==> flow/design.v <==
module 	Shift_register(input PCLK,
input PRESETn,
input	ss,
input receive_data,
input send_data,
input miso,
input cpol,
input cphase,
input lsbfe,
input [7:0]data_mosi,
input flag_low,
input flag_high,
input flags_low,
input flags_high,
output [7:0]data_miso,
output reg mosi);  
reg [7:0] temp_reg,shift_register;
reg [2:0] count,count1,count2,count3;  
wire [3:0]sel0_1;
wire [3:0]sel2_3;
assign data_miso=receive_data?temp_reg:8'b0;
always @(posedge PCLK or negedge PRESETn )
 begin
	if (!PRESETn) begin
		temp_reg<=0;
		shift_register<=0;
		mosi<=1'b0;
			end
	else begin
		if (send_data) begin
		shift_register<=data_mosi;
	 	 end
		 if (!ss) begin
				casex(sel0_1)   
				4'b00x1:if (flags_low) mosi<=shift_register[count1]; 
				4'b011x:if (flags_low) mosi<=shift_register[count]; 
				4'b10x1:if (flags_high) mosi<=shift_register[count1]; 
				4'b111x:if (flags_high) mosi<=shift_register[count];
				endcase
			if (flag_low | flag_high) begin 
				casex(sel2_3)		 
				4'b00x1:temp_reg[count3]<=(miso)&(flag_low) ;	 
				4'b011x:temp_reg[count2] <=(miso)&(flag_low) ;		 
				4'b10x1:temp_reg[count3]<=(miso)&(flag_high);			 
				4'b111x:temp_reg[count2] <=(miso)&(flag_high);
				endcase
			end
		 end  
	end 	 
end
assign sel0_1={cpol^cphase,lsbfe,(count<=3'd7),(count1>=3'd0)};
assign sel2_3={cpol^cphase,lsbfe,(count2<=3'd7),(count3>=3'd0)};
always @(posedge PCLK or negedge PRESETn) begin
    if (!PRESETn) begin
        count <= 3'd0;
        count1 <= 3'd7;
		  count2 <= 3'd0;
        count3 <= 3'd7;
    end
	 else begin
		 if (!ss) begin
			casex(sel0_1)  
			4'b00x0:count1<=3'd7;
			4'b00x1:if (flags_low) count1<=(count1-1'b1);
			4'b010x:count<=3'd0;
			4'b011x:if (flags_low) count<=(count+1'b1);
			4'b10x0:count1<=3'd7;
			4'b10x1:if (flags_high) count1<=(count1-1'b1);
			4'b110x:count<=3'd0;
			4'b111x:if (flags_high) count<=(count+1'b1);
			endcase
			casex(sel2_3)  
			4'b00x0:count3<=3'd7;
			4'b00x1:if (flag_low) count3<=(count3-1'b1);
			4'b010x:count2<=3'd0;
			4'b011x:if (flag_low) count2<=(count2+1'b1);
			4'b10x0:count3<=3'd7;
			4'b10x1:if (flag_high) count3<=(count3-1'b1);
			4'b110x:count2<=3'd0;
			4'b111x:if (flag_high) count2<=(count2+1'b1);
			endcase
		 end  
	end 	 
end
	endmodule
Tool chain data of Shift_register:

What the tools print for Shift_register, step after step.
Lines are those of the file above, counted from 1.
Operators: Yosys type, input widths -> output width; for muxes data width and select width s.
Cell names lack the library's common part.
The mark - stands for no value.

* design top: Shift_register
* clock input: PCLK
* standard-cell library: sky130hd
* library corner: tt_025C_1v80

Elaborated design:

Yosys after proc, flatten, opt, wreduce and memory -nomap, before mapping. Memory bits, and registers merged into a memory's read port (data or address), are not among the register bits. Print and check cells are not counted. Equal cells are merged and count once.

* flip-flop bits (word level): 29
* bits of input ports: 21
* output and inout port bits: 9
* elaborated cells: 97

* $add $sub $neg: 6
* $lt $le $gt $ge: 4
* eq/ne operators: 22
* shift-type cells: 8
* muxes and demuxes: 19
* bitwise operators: 13
* reduce/logical cells: 18

Operators with widths (number)
* $pmux 3 s3: 4
* $shift 1x4->8: 4
* $or 8x8->8: 4
* $pmux 8 s4: 1
* $eq 3x3->1 const B: 8
* $mux 3: 8
* $shift 1x4->8 const A: 2
* $ne 2x2->1 const B: 8
* $reduce_and 4->1: 4
* $shiftx 8x3->1: 2
* $and 8x8->8: 2
* $not 8->8: 2
* $eq 3x2->1 const B: 4
* $reduce_bool 3->1: 4
* $reduce_or 2->1: 4
* $neg 3->4: 2
* $reduce_bool 4->1: 2
* $mux 8: 1
* $add 3x1->3 const B: 2
* $sub 3x1->3 const B: 2
* $ge 3x1->1 const B: 2
* $eq 3x1->1 const B: 2
* $le 3x3->1 const B: 2
* $logic_not 3->1: 2
* $reduce_and 6->1: 1
* $pmux 1 s4: 1
* $mux 1: 4
* $reduce_and 3->1: 1

Other operator kinds: 4; their cells: 5.

Depth:

Longest topological path by Yosys (ltp), each cell counted once; first at word level (registers and memories cut), then after technology mapping (sequential cells cut; the memories' decode and read muxes count).

* depth in word-level cells: 6
* ABC_AREA: 0
* gate-level depth with buffers: 8
* mapped depth without buffers: 7

Netlist:

The flow's flattened synthesis, as Yosys stat reports it; memories are mapped. The netlist is that of the ABC_AREA named above (0 if unset); the other value can give another one.

* mapped cells: 216
* mapped area: 2095.8 µm²
* sequential area: 733.2 µm²
* flip-flops: 29
* buffer cells: 8

Cells by type
* dfrtp_1: number 23, total area 575.552 µm²
* dfstp_2: number 6, total area 157.651 µm²
* ha_1: number 11, total area 137.632 µm²
* mux2_2: number 11, total area 123.869 µm²
* mux2i_1: number 8, total area 80.077 µm²
* and2_1: number 10, total area 62.56 µm²
* xnor2_1: number 7, total area 61.309 µm²
* nand2_1: number 14, total area 52.55 µm²
* nand3_1: number 8, total area 40.038 µm²
* o21ai_0: number 8, total area 40.038 µm²
* inv_1: number 10, total area 37.536 µm²
* nor2_1: number 10, total area 37.536 µm²
* nor2b_1: number 6, total area 37.536 µm²
* o211ai_1: number 5, total area 37.536 µm²
* a32oi_1: number 4, total area 35.034 µm²
* o22ai_1: number 5, total area 31.28 µm²
* a41o_1: number 3, total area 30.029 µm²
* nand3b_1: number 4, total area 30.029 µm²

Not listed: further types 35, cells in them 63.

Path before layout:

OpenSTA on the mapped netlist: ideal clock, no wires. The path of least setup slack (recovery checks aside). Input and output delay are each 20% of the period. Register names are those of the netlist, which keeps one name where synthesis merged equal registers.

* path type: register to register
* start point: register count2[0]
* end point: register temp_reg[0]
* period: 1.95 ns
* setup time: 0.120 ns
* time at the first pin: 0.000 ns
* arrival time: 1.878 ns
* required time: 1.830 ns
* slack: -0.048 ns
* path delay: 1.998 ns
* stages on the path: 9
* path buffers: 1
* synthesis period reached: 1.998 ns

"path delay" = arrival - input delay + setup time.
"stages on the path": output pins that drive a net of the path, with the launching flip-flop's if there is one; two outputs of one cell count as two.
"synthesis period reached" is the clock period less the worst setup slack; recovery checks do not enter. This is arithmetic on one report: input and output delays are still those of the set period (20% each).
Between the ends stands the longest chain of elaborated cells between them, by number of cells; it is not shown to be the way that was timed. Of several equally long chains one is given.
Each line given opens the expression or statement behind the cell; cells for indexed reads and writes are added by Yosys, which also makes memories of some case tables.
At most two assigning lines are given for a register; there are more.

* cell sequence: dfrtp_1 clkbuf_1 inv_1 ha_1 nor2_1 nand3_1 a221oi_1 o22ai_1 a41o_1
* length of the longest elaborated chain: 6
* elaborated cells between the ends (all ways): 14
* classes of those cells: add/sub (1); compare (1); eq/ne (2); shift (3); mux (1); logic (4); reduce/logical (2)

Ends and longest elaborated chain, after synthesis
* start: declaration: line 18 `reg [2:0] count,count1,count2,count3;`
* start: assignment: line 76 `4'b011x:if (flag_low) count2<=(count2+1'b1);`
* start: assignment: line 80 `4'b111x:if (flag_high) count2<=(count2+1'b1);`
* $neg 3->4: line 45 `4'b111x:temp_reg[count2] <=(miso)&(flag_high);`
* $shift 1x4->8: line 45
* $not 8->8: line 45
* $and 8x8->8: line 45
* $or 8x8->8: line 45
* $pmux 8 s4: line 41 `casex(sel2_3)`
* end: assignment: line 42 `4'b00x1:temp_reg[count3]<=(miso)&(flag_low) ;`
* end: assignment: line 43 `4'b011x:temp_reg[count2] <=(miso)&(flag_low) ;`
* end: declaration: line 17 `reg [7:0] temp_reg,shift_register;`

Timing after layout:

From the final timing report of run 1: the path of least setup slack in the routed layout; clock arrival at registers is part of the times.

* path type: input to output
* start point: input receive_data
* end point: output data_miso[6]
* period: 3.54 ns
* external input delay: 0.71 ns
* output delay: 0.71 ns
* time at the first pin: 0.71 ns
* arrival time: 2.02 ns
* required time: 2.83 ns
* slack: 0.82 ns
* stages on the path: 3
* path buffers: 2

Between the ends stands the longest chain of elaborated cells between them, by number of cells; it is not shown to be the way that was timed. Of several equally long chains one is given.

* cell sequence: clkdlybuf4s50_1 and2_1 clkdlybuf4s50_1
* length of the longest elaborated chain: 1
* elaborated cells between the ends (all ways): 1
* RTL lines with such cells: 1
* classes of those cells: mux (1)

Ends and longest elaborated chain, post-layout
* start: declaration: line 4 `input receive_data,`
* $mux 8: line 21 `assign data_miso=receive_data?temp_reg:8'b0;`
* end: declaration: line 15 `output [7:0]data_miso,`

Lab notebook: Shift_register

Module Shift_register, platform sky130hd: 2 stored runs of the flow (Yosys, OpenROAD) with differing settings, in no particular order. Input and output delays are each 20% of the period that was set; the output load is 0.01 pF.
"achieved period" is the run's clock period less its worst setup slack. It is reckoned from that one timing run; input and output delays stay at 20% of the period that was set.
"critical setup path time" is the time allowed to the run's worst setup path (the clock period less input and output delay, where it has them) less its slack. Clock arrival times count: a late capture clock shortens it, a late launch clock lengthens it.
"total power after layout": no workload was simulated; the value follows from the tool's default switching activity.

### Run 1

Settings: `period_ns=3.54`, `CORE_UTILIZATION=36`, `SETUP_SLACK_MARGIN=0.07`, `PLACE_DENSITY_LB_ADDON=0.19`, `CELL_PAD_IN_SITES_GLOBAL_PLACEMENT=3`, `GPL_ROUTABILITY_DRIVEN=0`, `CTS_CLUSTER_SIZE=17`, `CTS_CLUSTER_DIAMETER=69`, `CAP_MARGIN=5`, `CORE_MARGIN=2`, `SLEW_MARGIN=20`

- Yosys chip area after synthesis: 2095.8 µm²
- Die size: 6448.1 µm²
- Standard-cell area of the final layout: 2511.2 µm²
- Final utilization: 45.1%
- Setup slack of the worst path: 0.815 ns
- Total negative slack on setup checks: 0.000 ns
- Total power after layout: 1795 uW
- Achieved period: 2.725 ns
- Critical setup path time: 1.31 ns
- Type of the worst setup path: input to output

### Run 2

Settings: `period_ns=1.38`, `CORE_UTILIZATION=29`, `SETUP_SLACK_MARGIN=0.05`, `PLACE_DENSITY=0.44`, `CORE_ASPECT_RATIO=1.32`, `CORE_MARGIN=3`, `CELL_PAD_IN_SITES_GLOBAL_PLACEMENT=3`, `CTS_CLUSTER_SIZE=48`, `CTS_CLUSTER_DIAMETER=259`, `CAP_MARGIN=35`, `MIN_ROUTING_LAYER=met2`, `MAX_ROUTING_LAYER=met5`, `SLEW_MARGIN=20`

- Yosys chip area after synthesis: 2095.8 µm²
- Die size: 8292.6 µm²
- Standard-cell area of the final layout: 3418.3 µm²
- Final utilization: 48.8%
- Setup slack of the worst path: -0.475 ns
- Total negative slack on setup checks: -5.343 ns
- Total power after layout: 6803 uW
- Achieved period: 1.855 ns
- Critical setup path time: 1.86 ns
- Type of the worst setup path: register to register
