==> flow/design.v <==
module SPI_slave_control_select(
input PCLK,
input PRESETn,
input mstr,
input send_data,
input spiswai,
input [1:0] spi_mode,
input [11:0]baudratedivisor,
output reg ss,
output tip,
output reg receive_data
);
reg rcv;
wire [15:0]target;
reg [15:0] count;
parameter spi_run  = 2'b00;  
parameter spi_wait = 2'b01;
assign target=baudratedivisor << 4;  
wire run_or_wait;
assign run_or_wait=((spi_mode==spi_run)||(spi_mode==spi_wait));
assign tip=!ss;
always @(posedge PCLK or negedge PRESETn)
	begin
    if (!PRESETn)
      receive_data <= 1'b0;
    else
      receive_data <= rcv;
  end
always @(posedge PCLK or negedge PRESETn)
	begin
    if (!PRESETn)
      rcv <= 1'b0;
    else 
	 begin
		if (!((run_or_wait)&& (!spiswai)&&(mstr))) 
		rcv<=0;
		else if (send_data)
		rcv<=0;
		else if (!(count<=target-1'b1))
		rcv<=0;
		else if (count==target-1'b1)
		rcv<=1'b1;
	 end
  end
always @(posedge PCLK or negedge PRESETn)
	begin
    if (!PRESETn)
      ss <= 1'b1;
    else 
	 begin
		if (!((run_or_wait)&& (!spiswai)&&(mstr))) 
		ss<=1'b1;
		else if (send_data)
		ss<=0;
		else  
		ss<= (!(count<=target-1'b1));  
	 end
  end
always @(posedge PCLK or negedge PRESETn)
	begin
    if (!PRESETn)
      count <= 16'hffff;
    else 
	 begin
		if (!((run_or_wait)&& (!spiswai)&&(mstr))) 
		count<=16'hffff;
		else if (send_data)
		count<=16'b0;
		else if (!(count<=target-1'b1))
		count<= 16'hffff;
		else
		count<=count+1'b1;
	 end
  end
endmodule
# Tool chain data of SPI_slave_control_select

What the tools print for SPI_slave_control_select, step after step.
Line numbers count from 1 in the design file above.
Library cell names are shortened.
Not given: --

Top: SPI_slave_control_select
Clock input: PCLK
Library: sky130hd
Corner: tt_025C_1v80

# Word level

Yosys after proc, flatten, opt, wreduce and memory -nomap, before mapping. Memory bits, and registers merged into a memory's read port (data or address), are not among the register bits. Print and check cells are not counted. Equal cells are merged and count once.

Register bits: 19
Input bits: 19
Output and inout port bits: 3
Word-level cells: 26

Add/sub/neg operators: 2
Magnitude comparators: 1
Equality and inequality tests: 3
Muxes and demuxes: 9
Reduce/logical cells: 7

Operators by type and width:

| cell                                                | count |
| two-way mux 16 bit                                  | 3 |
| adder 16 x 1 -> 16 bit (second input constant)      | 1 |
| subtractor 16 x 1 -> 16 bit (second input constant) | 1 |
| <= comparator 16 bit                                | 1 |
| == test 16 bit                                      | 1 |
| two-way mux 1 bit                                   | 6 |
| != test 4 bit (second input constant)               | 1 |
| zero test 1 bit                                     | 3 |
| logical AND 1 bit                                   | 2 |
| == test 2 x 1 -> 1 bit (second input constant)      | 1 |
| zero test 2 bit                                     | 1 |
| logical OR 1 bit                                    | 1 |

# Logic depth

Depth = most cells in a row (Yosys ltp): at word level without a register or memory, in the mapped netlist without a sequential cell, where the memories' decode and read muxes count.

Word-level depth: 6
ABC_AREA: 0
Mapped depth: 13
Depth with buffers taken out: 11

# Netlist

The flow's flattened synthesis, as Yosys stat reports it; memories are mapped. The netlist is that of the ABC_AREA named above (0 if unset); the other value can give another one.

Cells by type:

| cell type | count | area in all (µm²) |
| dfstp_2   | 17    | 446.678 |
| ha_1      | 14    | 175.168 |
| xnor2_1   | 14    | 122.618 |
| o211ai_1  | 15    | 112.608 |
| xor2_1    | 10    | 87.584 |
| dfrtp_1   | 2     | 50.048 |
| nand4_1   | 7     | 43.792 |
| nand2_1   | 10    | 37.536 |
| nor2_1    | 10    | 37.536 |
| nand3_1   | 6     | 30.029 |
| nor3_1    | 6     | 30.029 |
| a21o_1    | 2     | 15.014 |
| a21oi_1   | 3     | 15.014 |
| buf_8     | 1     | 15.014 |
| inv_1     | 4     | 15.014 |
| nor3b_1   | 2     | 15.014 |
| o21bai_1  | 2     | 15.014 |
| nor4_1    | 2     | 12.512 |

Not listed: further types 15, cells in them 17.

Cells in the netlist: 144
Mapped area: 1,402.6 µm²
Area of sequential cells: 496.7 µm²
Flip-flops: 19
Buffers: 5

# Worst setup path after synthesis

Source: OpenSTA report_checks on the synthesized netlist (no wires, ideal clock, input and output delay 20% of the period each), path of least setup slack; recovery checks are left aside. Register names are those of the netlist, which keeps one name where synthesis merged equal registers.

Path type: input to register
Start point: input baudratedivisor[3]
End point: register count[6]
Clock period: 3,270 ps
External input delay: 654 ps
Setup time: 115 ps
Launch time at the first pin: 654 ps
Data arrival time: 2,712 ps
Data required time: 3,155 ps
Path slack: 442 ps
Path delay: 2,173 ps
Driving pins on the path: 12
Path buffers: 2
Synthesis period reached: 2,828 ps

"path delay" = arrival - input delay + setup time.
"driving pins on the path" counts driving pins, that of a launching flip-flop among them; a cell with two outputs on the path counts twice.
"synthesis period reached" = period - worst setup slack (recovery checks aside). The figure is calculated, with input and output delays left at 20% of the set period.
The rows between start and end are the longest chain of elaborated cells between them; the timing report does not say that the signal goes this way. Where chains are equally long, one stands for them.
A line is the first line of the expression or statement that the cell stems from. Yosys adds cells for indexed reads and writes and turns some case tables into memories.
A register here has more assigning lines than the two given.

Cells stage by stage: nor4_1 nand2_1 nor4_1 xnor2_1 ha_1 a21o_1 a21o_1 a22oi_1 a221o_1 buf_6 buf_8 o211ai_1
Length of the longest elaborated chain: 5
Elaborated cells between the ends (all ways): 5
Those cells by class: add/sub (1); compare (1); mux (3)

Ends and longest elaborated chain, post-synthesis:

| element                     | line | source |
| from (decl)                 | 8    | `input [11:0]baudratedivisor,` |
| subtractor 16 x 1 -> 16 bit | 69   |  |
| <= comparator 16 bit        | 69   |  |
| two-way mux 16 bit          | 69   |  |
| two-way mux 16 bit          | 67   | `else if (send_data)` |
| two-way mux 16 bit          | 65   | `if (!((run_or_wait)&& (!spiswai)&&(mstr)))` |
| to (assign)                 | 66   | `count<=16'hffff;` |
| to (assign)                 | 72   | `count<=count+1'b1;` |
| to (decl)                   | 15   | `reg [15:0] count;` |

# Timing after layout

From the final timing report of flow run 1: the path of least setup slack in the routed layout; clock arrival at registers is part of the times.
The report prints the path's times to 10 ps; the period is as set.

Path type: input to register
Start point: input baudratedivisor[2]
End point: register count[12]
Clock period: 4,660 ps
External input delay: 930 ps
Setup time: 100 ps
Launch time at the first pin: 930 ps
Data arrival time: 3,880 ps
Data required time: 4,820 ps
Path slack: 940 ps
Driving pins on the path: 13
Path buffers: 3

The rows between start and end are the longest chain of elaborated cells between them; the timing report does not say that the signal goes this way. Where chains are equally long, one stands for them.
A register here has more assigning lines than the two given.

Cells stage by stage: clkdlybuf4s50_1 nor4_1 nand2_1 nor4_1 xnor2_1 ha_1 a21o_1 a21o_1 a22oi_1 a221o_1 buf_6 buf_8 o211ai_1
Length of the longest elaborated chain: 5
Elaborated cells between the ends (all ways): 5
Those cells by class: add/sub (1); compare (1); mux (3)

Ends and longest elaborated chain, post-layout:

| element                     | line | source |
| from (decl)                 | 8    | `input [11:0]baudratedivisor,` |
| subtractor 16 x 1 -> 16 bit | 69   |  |
| <= comparator 16 bit        | 69   |  |
| two-way mux 16 bit          | 69   |  |
| two-way mux 16 bit          | 67   | `else if (send_data)` |
| two-way mux 16 bit          | 65   | `if (!((run_or_wait)&& (!spiswai)&&(mstr)))` |
| to (assign)                 | 66   | `count<=16'hffff;` |
| to (assign)                 | 72   | `count<=count+1'b1;` |
| to (decl)                   | 15   | `reg [15:0] count;` |

Design SPI_slave_control_select on sky130hd. What follows are 2 stored runs of the flow, each under its own settings; their order means nothing. The constraints put input and output delay at 20% of the set period each and load the outputs with 0.01 pF.
By "clock period reached" is meant the clock period of the run minus its worst setup slack. This is arithmetic on one report: input and output delays are still those of the set period (20% each).
By "critical setup path time" is meant the share of the clock period that the worst setup path is allowed (20% is reserved at inputs, 20% at outputs), minus its slack. Clock arrival times at its registers enter into it.
"power consumption" is the tool's figure for a default switching activity; nothing was simulated.
"critical setup path time" is given in steps of 10 ps.
A setting shown as n/a is not set for that run.

| setting or result                      | flow run 1        | flow run 2        |
| period_ns                              | 4.66              | 5.69              |
| CORE_UTILIZATION                       | 19                | 30                |
| SETUP_SLACK_MARGIN                     | 0.34              | 0.04              |
| PLACE_DENSITY_LB_ADDON                 | 0.19              | n/a               |
| CORE_MARGIN                            | 4                 | 3                 |
| CELL_PAD_IN_SITES_GLOBAL_PLACEMENT     | 3                 | n/a               |
| TNS_END_PERCENT                        | 90                | n/a               |
| GPL_TIMING_DRIVEN                      | 0                 | 0                 |
| CAP_MARGIN                             | 5                 | 20                |
| SLEW_MARGIN                            | 20                | 20                |
| PLACE_DENSITY                          | n/a               | 0.93              |
| CORE_ASPECT_RATIO                      | n/a               | 1.51              |
| GPL_ROUTABILITY_DRIVEN                 | n/a               | 1                 |
| CTS_CLUSTER_DIAMETER                   | n/a               | 183               |
| MIN_ROUTING_LAYER                      | n/a               | met2              |
| mapped cell area after synthesis (µm²) | 1,402.6           | 1,402.6           |
| die footprint (µm²)                    | 8,821.0           | 5,549.3           |
| standard-cell area after routing (µm²) | 1,768.0           | 1,700.4           |
| post-route utilization (%)             | 24.5              | 39.1              |
| setup slack of the worst path (ps)     | 937               | 1,694             |
| summed negative setup slack (ps)       | 0                 | 0                 |
| lowest hold slack (ps)                 | 393               | 391               |
| power consumption (mW)                 | 0.4371            | 0.3536            |
| clock period reached (ps)              | 3,723             | 3,996             |
| critical setup path time (ps)          | 2,790             | 2,860             |
| type of the worst setup path           | input to register | input to register |
