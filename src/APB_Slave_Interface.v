==> flow/design.v <==
module APB_Slave_Interface (
    input         PCLK,
    input         PRESETn,
    input  [2:0]  PADDR,
    input         PWRITE,
    input         PSEL,
    input         PENABLE, 
    input  [7:0]  PWDATA,
    output reg [7:0]  PRDATA,  
    output        PREADY,
    output        PSLVERR,
    output    reg  [7:0]  mosi_data, 
    input      [7:0]   miso_data,
    input        ss,
	input receive_data,
	input tip,
	output mstr,
	output cpol,
	output cpha,
	output lsbfe,
	output spiswai,
	output [2:0] sppr,
	output [2:0] spr,
	output reg spi_interrupt_request,  
	output reg [1:0]spi_mode,  
	output reg send_data); 
reg [7:0] SPI_CR1;
reg [7:0] SPI_CR2;
reg [7:0] SPI_SR;
reg [7:0] SPI_DR;
reg [7:0] SPI_BR;
wire sptef;      
wire spif;       
wire spe;        
wire modfen;     
wire modf;       
wire ssoe;       
wire wr_enb;
wire rd_enb;
wire spie;
wire sptie;      
	parameter default_CR1=8'h04;  
	parameter cr2_mask = 8'b0001_1011;
	parameter default_CR2=8'h00; 
	parameter br_mask  = 8'b0111_0111;
	parameter default_BR=8'h00;
	parameter default_DR=8'h00;
parameter spi_run  = 2'b00;   
parameter spi_wait = 2'b01;   
parameter spi_stop = 2'b10;   
reg [1:0] next_mode;          
reg [1:0] STATE, next_state;  
parameter IDLE   = 2'b00;  
parameter SETUP  = 2'b01;  
parameter ENABLE = 2'b10;  
always @(posedge PCLK or negedge PRESETn)
	begin
    if (!PRESETn)
      spi_mode <= spi_run;
    else
      spi_mode <= next_mode;
  end
always @(*) begin  
  next_mode=spi_mode;
    case (spi_mode)
      spi_run: begin
        if (!spe)
          next_mode = spi_wait;
			end
      spi_wait: begin
			if (spe)
				next_mode = spi_run;
			else if (spiswai)
				next_mode = spi_stop;
			end
      spi_stop: begin
        if (spe)
          next_mode = spi_run;
        else if (!spiswai)
          next_mode = spi_wait;
         end
      default: next_mode = spi_run;
    endcase
 end
always @(posedge PCLK or negedge PRESETn)
begin
if(!PRESETn)
	STATE<=IDLE;
else
	STATE<=next_state;
end
always @(STATE or PSEL or PENABLE )
begin
next_state=STATE;
case(STATE)
	IDLE:begin 
		if(PSEL && !PENABLE)next_state= SETUP;
		end
	SETUP:begin
		next_state=IDLE;
		if(PSEL && PENABLE)next_state= ENABLE;
		else if(PSEL && !PENABLE)next_state= SETUP;
		end
	ENABLE:begin
		next_state=IDLE;
		if(PSEL) next_state= SETUP;
	end
	endcase
end
assign ssoe  = SPI_CR1[1];
assign mstr  = SPI_CR1[4];
assign spe   = SPI_CR1[6];
assign spie  = SPI_CR1[7];
assign sptie = SPI_CR1[5];
assign cpol  = SPI_CR1[3];
assign cpha  = SPI_CR1[2];
assign lsbfe = SPI_CR1[0];
assign modfen  = SPI_CR2[4];    
assign spiswai = SPI_CR2[1];    
assign sppr = SPI_BR[6:4];
assign spr  = SPI_BR[2:0];
assign wr_enb = PWRITE && (STATE == ENABLE); 
assign rd_enb = !PWRITE && (STATE == ENABLE);
assign PREADY = (STATE == ENABLE) ? 1'b1 : 1'b0;
assign PSLVERR = (STATE == ENABLE) ? tip : 1'b0;
assign sptef=(SPI_DR==8'h00); 
assign spif =(SPI_DR!==8'h00);
always @(*)
begin
SPI_SR=(!PRESETn)?8'b0010_0000:{spif,1'b0,sptef,modf,4'b0};   
end
assign modf = (~ss)&(mstr)&(modfen)&(~ssoe); 
always @(*) begin
  case ({spie, sptie})
    2'b00: spi_interrupt_request = 1'b0;                            
    2'b10: spi_interrupt_request = spif || modf;                   
    2'b01: spi_interrupt_request = sptef;                          
    2'b11: spi_interrupt_request = spif || sptef || modf;          
    default: spi_interrupt_request = 1'b0;                       
  endcase
end
always @(posedge PCLK or negedge PRESETn )
 begin
	if (!PRESETn)
	begin
		SPI_CR1<=default_CR1;
		SPI_CR2<=default_CR2;
		SPI_BR<=default_BR;
	end
else if (wr_enb )
	begin
		if ((PADDR==3'b000))
			SPI_CR1<=PWDATA;
		if ((PADDR==3'b001))
			SPI_CR2<=(PWDATA& cr2_mask);
		if ((PADDR==3'b010))
			SPI_BR<=(PWDATA & br_mask);
	end	
end
wire run_or_wait;
assign run_or_wait=((spi_mode==spi_run)||(spi_mode==spi_wait));
always @(posedge PCLK or negedge PRESETn )
 begin
	if (!PRESETn)
	begin
		SPI_DR<=default_DR;
	end
else if (!wr_enb )
	begin
		if (run_or_wait &&(SPI_DR==PWDATA) &&(SPI_DR!=miso_data))
			SPI_DR<=8'b0;
		else
			begin
			if (receive_data && run_or_wait)
				SPI_DR<=miso_data;	
			end	
	end	
else  begin 
		if ((PADDR==3'b101))
			SPI_DR<=PWDATA;
		end
	end 
always @(posedge PCLK or negedge PRESETn )
 begin
	if (!PRESETn)
		send_data<=1'b0;
	else if (!wr_enb )
	  begin 
		if (run_or_wait &&(SPI_DR==PWDATA) &&(SPI_DR!=miso_data))
			send_data<=1'b1;
		else
			begin  
			if (receive_data && run_or_wait)
				send_data<=0;
			else
				send_data<=0;
		end
	end 
end
always@(posedge PCLK or negedge PRESETn)
begin
	if(!PRESETn)
	   mosi_data <= 0;
   else if ((SPI_DR == PWDATA) && (SPI_DR != miso_data) && (run_or_wait) && ~wr_enb) 
    	begin
      	 mosi_data <= SPI_DR;
		end
end
always@(*)
	begin
		if (!rd_enb)
			PRDATA=8'b0;
		else if (PADDR==3'b000)
			PRDATA=SPI_CR1;
		else if (PADDR==3'b001)
			PRDATA=SPI_CR2;
		else if (PADDR==3'b010)
			PRDATA=SPI_BR;
		else if (PADDR==3'b011)
			PRDATA=SPI_SR;
		else if (PADDR==3'b101)  
			PRDATA=SPI_DR;
		else		
			PRDATA=8'b0 ;
	end
	 endmodule
# Tool chain data of APB_Slave_Interface
# What the tools print for APB_Slave_Interface, step after step.
# Lines are those of the file above, counted from 1.
# A cell with n/a has no value.
[inputs]
top_module = "APB_Slave_Interface"
clk_port = "PCLK"
library = "sky130hd"
pvt_corner = "tt_025C_1v80"

# Word-level counts
# Counts by Yosys on the flattened word-level netlist (proc, flatten, opt, wreduce; memories kept). Register bits leave out memories and registers merged into their read ports (data or address). Print and check cells are left out. Cells with the same type and inputs are merged into one.
[word_totals]
register_bits = 39
in_bits = 27
[op_classes]
equal = 19
n_reduce_logical = 29
muxes = 26
bitwise = 6
[ops]
columns = ["cell", "count"]
rows = [
  ["8-bit two-way mux", 11],
  ["2-bit two-way mux", 7],
  ["2-bit case mux with 3-bit select", 2],
  ["1-bit logical AND", 10],
  ["2-bit AND reduction", 5],
  ["2-bit == test with constant B", 4],
  ["8-bit by 1-bit case inequality test with 1-bit output with constant B", 1],
  ["8-bit == test", 1],
  ["8-bit != test", 1],
  ["8-bit logical NOT", 1],
  ["2-bit by 1-bit == test with 1-bit output with constant B", 3],
  ["2-bit logical NOT", 3],
  ["3-bit by 2-bit == test with 1-bit output with constant B", 2],
  ["3-bit != test with constant B", 2],
  ["3-bit nonzero test", 2],
  ["1-bit two-way mux", 5],
  ["1-bit logical OR", 4],
  ["2-bit != test with constant B", 2],
  ["1-bit case mux with 4-bit select", 1],
  ["1-bit bitwise AND", 3],
  ["1-bit NOT", 3],
  ["3-bit by 1-bit == test with 1-bit output with constant B", 1],
  ["3-bit == test with constant B", 1],
  ["3-bit logical NOT", 1],
  ["3-bit AND reduction", 1],
  ["1-bit logical NOT", 2],
  ["2-bit by 1-bit != test with 1-bit output with constant B", 1],
]

# Longest topological paths
# Yosys ltp: most cells in a row. Word level: on the elaborated netlist, between registers, memories and ports. Mapped: between sequential cells and ports; inverters and the memories' decode and read muxes count.
[depth]
word_depth = 10
ABC_AREA = 0
depth_mapped = 6
depth_no_buf = 4

# After synthesis
# The flow's flattened synthesis, as Yosys stat reports it; memories are mapped. The netlist is that of the ABC_AREA named above (0 if unset); the other value can give another one.
[by_type]
columns = ["cell", "count", "type_area_um2"]
rows = [
  ["sky130_fd_sc_hd__dfrtp_1", 38, 950.912],
  ["sky130_fd_sc_hd__mux2_2", 25, 281.52],
  ["sky130_fd_sc_hd__xnor2_1", 9, 78.826],
  ["sky130_fd_sc_hd__xor2_1", 8, 70.067],
  ["sky130_fd_sc_hd__nor2_1", 18, 67.565],
  ["sky130_fd_sc_hd__nor3_1", 11, 55.053],
  ["sky130_fd_sc_hd__dfstp_2", 2, 52.55],
  ["sky130_fd_sc_hd__o22ai_1", 8, 50.048],
  ["sky130_fd_sc_hd__a21oi_1", 9, 45.043],
  ["sky130_fd_sc_hd__nand2b_1", 6, 37.536],
  ["sky130_fd_sc_hd__nand3_1", 7, 35.034],
  ["sky130_fd_sc_hd__mux2i_1", 3, 30.029],
  ["sky130_fd_sc_hd__o21ai_0", 6, 30.029],
  ["sky130_fd_sc_hd__a2111oi_4", 1, 27.526],
  ["sky130_fd_sc_hd__clkbuf_1", 7, 26.275],
  ["sky130_fd_sc_hd__nor4_1", 4, 25.024],
  ["sky130_fd_sc_hd__a22oi_1", 3, 22.522],
  ["sky130_fd_sc_hd__nand2_1", 6, 22.522],
]
# Not listed: further types 22, cells in them 30.
[synth_totals]
yosys_area_um2 = 2133.3
cells = 201
sequential_area_um2 = 1003.5
buffers = 11
flip_flops = 40

# Timing after synthesis
# Path of least setup slack by OpenSTA after synthesis, without wires, with an ideal clock, recovery checks aside; 20% of the period is set as input and as output delay. Where synthesis merged equal registers, the netlist keeps one of their names.
[synth_timing]
path_kind = "flip-flop to flip-flop"
from = "reg SPI_DR[6]"
to = "reg mosi_data[6]"
path_buffers = 2
arrival_ns = 1.776
stages = 7
required_ns = 1.675
t_first_pin_ns = 0.000
slack_ns = -0.101
delay_ns = 1.901
setup_ns = 0.125
clock_period_ns = 1.8
period_less_setup_slack_ns = 1.901
# "delay_ns" is the arrival time less input delay plus setup time.
# "stages": output pins that drive a net of the path, with the launching flip-flop's if there is one; two outputs of one cell count as two.
# "period_less_setup_slack_ns" is the clock period less the worst setup slack; recovery checks do not enter. This is arithmetic on one report: input and output delays are still those of the set period (20% each).
# Between the ends stands the longest chain of elaborated cells between them, by number of cells; it is not shown to be the way that was timed. Of several equally long chains one is given.
# A line is the first line of the expression or statement that the cell stems from. Yosys adds cells for indexed reads and writes and turns some case tables into memories.
# A register here has more assigning lines than the two given.
[synth_between]
cell_sequence = "sky130_fd_sc_hd__dfrtp_1 sky130_fd_sc_hd__clkbuf_2 sky130_fd_sc_hd__xnor2_1 sky130_fd_sc_hd__nand3_1 sky130_fd_sc_hd__a2111oi_4 sky130_fd_sc_hd__buf_6 sky130_fd_sc_hd__mux2_4"
elab_chain_cells = 4
cone_cells = 5
[synth_lines]
columns = ["element", "line_no", "source"]
rows = [
  ["from (decl)", 30, "reg [7:0] SPI_DR;"],
  ["from (assign)", 166, "SPI_DR<=default_DR;"],
  ["from (assign)", 175, "SPI_DR<=miso_data;"],
  ["8-bit == test", 204, "else if ((SPI_DR == PWDATA) && (SPI_DR != miso_data) && (run_or_wait) && ~wr_enb)"],
  ["1-bit logical AND x3", 204, ""],
  ["to (assign)", 203, "mosi_data <= 0;"],
  ["to (assign)", 206, "mosi_data <= SPI_DR;"],
  ["to (decl)", 12, "output    reg  [7:0]  mosi_data,"],
]

# Path in the finished layout
# Path of least setup slack in the final report of run B (OpenROAD, finished layout, wires in). Where an end is a register, its clock arrival counts in the times.
[layout_timing]
path_kind = "input port to output port"
from = "in PADDR[0]"
to = "out PRDATA[6]"
stages = 7
required_ns = 3.07
arrival_ns = 2.75
clock_period_ns = 3.84
slack_ns = 0.32
in_delay_ns = 0.77
t_first_pin_ns = 0.77
path_buffers = 3
out_delay_ns = 0.77
# Between the ends stands the longest chain of elaborated cells between them, by number of cells; it is not shown to be the way that was timed. Of several equally long chains one is given.
[layout_between]
cell_sequence = "sky130_fd_sc_hd__clkdlybuf4s50_1 sky130_fd_sc_hd__buf_4 sky130_fd_sc_hd__nand2b_1 sky130_fd_sc_hd__a21oi_1 sky130_fd_sc_hd__a21oi_1 sky130_fd_sc_hd__a211oi_1 sky130_fd_sc_hd__clkdlybuf4s50_1"
elab_chain_cells = 7
cone_cells = 11
[layout_lines]
columns = ["element", "line_no", "source"]
rows = [
  ["from (decl)", 4, "input  [2:0]  PADDR,"],
  ["3-bit == test", 221, "else if (PADDR==3'b101)"],
  ["8-bit two-way mux", 221, ""],
  ["8-bit two-way mux", 219, "else if (PADDR==3'b011)"],
  ["8-bit two-way mux", 217, "else if (PADDR==3'b010)"],
  ["8-bit two-way mux", 215, "else if (PADDR==3'b001)"],
  ["8-bit two-way mux", 213, "else if (PADDR==3'b000)"],
  ["8-bit two-way mux", 211, "if (!rd_enb)"],
  ["to (decl)", 9, "output reg [7:0]  PRDATA,"],
]

# Below are 2 stored runs of the flow (Yosys, OpenROAD; platform sky130hd) on APB_Slave_Interface, each with its settings and what was measured, unordered. Constraints: input delay and output delay 20% of the set period each, output load 0.01 pF.
# "achieved_period_ns" means the clock period less the worst setup slack. The figure is calculated, with input and output delays left at 20% of the set period.
# "worst_path_ns" is the time allowed to the run's worst setup path (the clock period less input and output delay, where it has them) less its slack. Clock arrival times count: a late capture clock shortens it, a late launch clock lengthens it.

[[run]]
name = "run A"
[run.settings]
period_ns = 1.64
CORE_UTILIZATION = 64
PLACE_DENSITY = 0.9
CELL_PAD_IN_SITES_DETAIL_PLACEMENT = 0
TNS_END_PERCENT = 95
ABC_AREA = 1
GPL_TIMING_DRIVEN = 1
CTS_CLUSTER_SIZE = 50
SLEW_MARGIN = 15
MIN_ROUTING_LAYER = "met2"
CAP_MARGIN = 20
CORE_MARGIN = 2
[run.results]
outcome = "no final report: placement broke off with DPL-0033"

[[run]]
name = "run B"
[run.settings]
period_ns = 3.84
CAP_MARGIN = 20
CORE_MARGIN = 2
CORE_UTILIZATION = 40
SLEW_MARGIN = 20
[run.results]
fin_util_pct = 57.0
synth_area_um2 = 2133.3
final_setup_ws_ns = 0.318
post_route_stdcell_area_um2 = 2930.3
worst_path_ns = 1.99
critical_path_type = "input port to output port"
die_um2 = 5933.6
achieved_period_ns = 3.522
fin_tns_ns = 0.000
